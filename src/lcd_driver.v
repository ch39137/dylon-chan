==> flow/design.v <==
`timescale 1ns/1ns
`timescale 1ns/1ns
module lcd_driver
(
	input					iCLK,				 
	input					iRST_N,			 
	output				lcd_dclk,		 
	output				lcd_blank,		 
	output				lcd_sync,		 
	output				lcd_hs,	   	 
	output				lcd_vs,	   	 
	output				lcd_en,			 
	output	[23:0]	lcd_rgb,			 
	input		[23:0]	lcd_data,		 
	output				lcd_request,	 
	output	[10:0]	lcd_xpos,		 
	output	[10:0]	lcd_ypos			 
);
reg [10:0] hcnt; 
always @ (posedge iCLK or negedge iRST_N)
begin
	if (!iRST_N)
		hcnt <= 11'd0;
	else
		begin
        if(hcnt < 11'd800 - 1'b1)		 
            hcnt <= hcnt + 1'b1;
        else
            hcnt <= 11'd0;
		end
end 
assign	lcd_hs = (hcnt <= 11'd96 - 1'b1) ? 1'b0 : 1'b1;
reg [10:0] vcnt;
always@(posedge iCLK or negedge iRST_N)
begin
	if (!iRST_N)
		vcnt <= 11'b0;
	else if(hcnt == 11'd800 - 1'b1)		 
		begin
		if(vcnt < 11'd525 - 1'b1)			 
			vcnt <= vcnt + 1'b1;
		else
			vcnt <= 11'd0;
		end
end
assign	lcd_vs = (vcnt <= 11'd2 - 1'b1) ? 1'b0 : 1'b1;
assign	lcd_dclk = ~iCLK;
assign	lcd_blank = lcd_hs & lcd_vs;		
assign	lcd_sync = 1'b0;
assign	lcd_en =	(hcnt >= 11'd96 + 11'd48  && hcnt < 11'd96 + 11'd48 + 11'd640) &&
						(vcnt >= 11'd2 + 11'd33  && vcnt < 11'd2 + 11'd33 + 11'd480) 
						? 1'b1 : 1'b0;
assign	lcd_rgb = lcd_en ? lcd_data : 24'h000000;	 
localparam	H_AHEAD = 	11'd1;
assign lcd_request = (hcnt >= 11'd96 + 11'd48 - H_AHEAD && hcnt < 11'd96 + 11'd48 + 11'd640 - H_AHEAD) &&
							(vcnt >= 11'd2 + 11'd33 && vcnt < 11'd2 + 11'd33 + 11'd480) 
							? 1'b1 : 1'b0;
assign	lcd_xpos	= 	lcd_request ? (hcnt - (11'd96 + 11'd48 - H_AHEAD)) : 11'd0;
assign	lcd_ypos	= 	lcd_request ? (vcnt - (11'd2 + 11'd33)) : 11'd0;
endmodule
[Reports on lcd_driver]
What the tools print for lcd_driver, step after step.
Line numbers count from 1 in the design file above.
Operators: Yosys type, input widths -> output width; for muxes data width and select width s.
Library cell names are shortened.
A cell with - has no value.
Design
  design top: lcd_driver
  clock input: iCLK
  standard-cell library: sky130hd
  library corner: tt_025C_1v80

[Elaborated design]
Yosys after proc, flatten, opt, wreduce and memory -nomap, before mapping. Enables and synchronous resets that opt folds into registers are not counted as muxes. Memory bits, and registers merged into a memory's read port (data or address), are not among the register bits. Print and check cells are not counted. Equal cells are merged and count once.
Storage and ports
  register bits: 22
  output and inout port bits: 53
  word-level cells: 33
Cells by class
  add/subtract/negate cells: 4
  magnitude comparators: 10
  eq/ne operators: 1
  muxes and demuxes: 9
  bitwise operators: 2
  reduce/logical cells: 5
Operators by type and width (number)
  $lt 11x10->1 const B: 5
  $mux 11: 4
  $mux 24: 1
  $add 11x1->11 const B: 2
  $ge 11x8->1 const B: 2
  $le 11x1->1 const B: 1
  $eq 11x10->1 const B: 1
  $sub 11x6->11 const B: 1
  $ge 11x6->1 const B: 1
  $le 11x7->1 const B: 1
  $sub 11x8->11 const B: 1
  $logic_and 1x1->1: 5
  $mux 1: 4
  $and 1x1->1: 1
  $not 1->1: 1

[Logic depth]
Depth = most cells in a row (Yosys ltp): at word level without a register or memory, in the mapped netlist without a sequential cell, where the memories' decode and read muxes count.
Depth
  word-level depth: 5
  ABC_AREA: 0
  gate-level depth with buffers: 6
  gate-level depth less buffers: 5

[Synthesis result]
The flow's flattened synthesis, as Yosys stat reports it; memories are mapped. The netlist is that of the ABC_AREA named above (0 if unset); the other value can give another one.
Totals and module areas in this step are rounded.
Cell types (number)
  dfrtp_1: 22
  nor3_2: 17
  and2_1: 26
  xnor2_1: 12
  nor2_1: 20
  buf_4: 7
  xor2_1: 6
  ha_1: 4
  nand2_1: 13
  buf_6: 4
  inv_1: 12
  nand3_1: 9
  and4_1: 5
  a21oi_1: 8
  a31oi_1: 6
  o21ai_0: 7
  or3_1: 5
  buf_2: 6
Other cell types: 35; their cells: 60.
Synthesis totals
  cells in the netlist: 249
  synthesis area: 0.00207 mm2
  mapped flip-flops: 22
  buffers: 25

--- measured runs ---
Flow measurements of lcd_driver on sky130hd: 2 stored runs with different settings, listed in no order. Input and output delays are each 20% of the period that was set; the output load is 0.01 pF.
"achieved period" = clock period - worst setup slack. The figure is calculated, with input and output delays left at 20% of the set period.
"time on the worst setup path" means the part of the period allowed to the worst setup path (the constraints hold back 20% at inputs and 20% at outputs) less its slack; where the path has registers, the arrival times of their clocks count too.
By "power consumption" is meant OpenSTA's value without simulated activity: inputs other than the clock are taken to toggle once in ten clock periods, and the tool carries that through the logic.
The results are shown rounded.

==> entry A: settings <==
{ "period_ns": 3.48, "CORE_UTILIZATION": 46, "PLACE_DENSITY_LB_ADDON": 0.29, "CORE_ASPECT_RATIO": 0.72, "CELL_PAD_IN_SITES_GLOBAL_PLACEMENT": 1, "TNS_END_PERCENT": 65, "CTS_CLUSTER_DIAMETER": 315, "CAP_MARGIN": 20, "SLEW_MARGIN": 5, "MIN_ROUTING_LAYER": "met1", "MAX_ROUTING_LAYER": "met4", "CORE_MARGIN": 2 }
==> entry A: results <==
achieved period: 3.373 ns
total negative slack on setup checks: 0.000 ns
time on the worst setup path: 2.68 ns
worst setup path kind: reg2out
power consumption: 0.000517 W
worst hold slack in the final report: 0.561 ns
chip area after synthesis (Yosys): 0.00207 mm2
utilization after routing: 71.1%
standard-cell area after layout: 0.00304 mm2
worst slack on setup checks: 0.107 ns
full die area: 0.00506 mm2

==> entry B: settings <==
{ "period_ns": 3.08, "CORE_UTILIZATION": 31, "HOLD_SLACK_MARGIN": 0.21, "CELL_PAD_IN_SITES_GLOBAL_PLACEMENT": 3, "GPL_TIMING_DRIVEN": 1, "GPL_ROUTABILITY_DRIVEN": 0, "CTS_CLUSTER_SIZE": 22, "CTS_CLUSTER_DIAMETER": 258, "SLEW_MARGIN": 5, "CAP_MARGIN": 20, "CORE_MARGIN": 2 }
==> entry B: results <==
achieved period: 3.049 ns
total negative slack on setup checks: 0.000 ns
time on the worst setup path: 2.43 ns
worst setup path kind: reg2out
power consumption: 0.000587 W
worst hold slack in the final report: 0.523 ns
chip area after synthesis (Yosys): 0.00207 mm2
utilization after routing: 49.0%
standard-cell area after layout: 0.00313 mm2
worst slack on setup checks: 0.031 ns
full die area: 0.00734 mm2
--- end ---
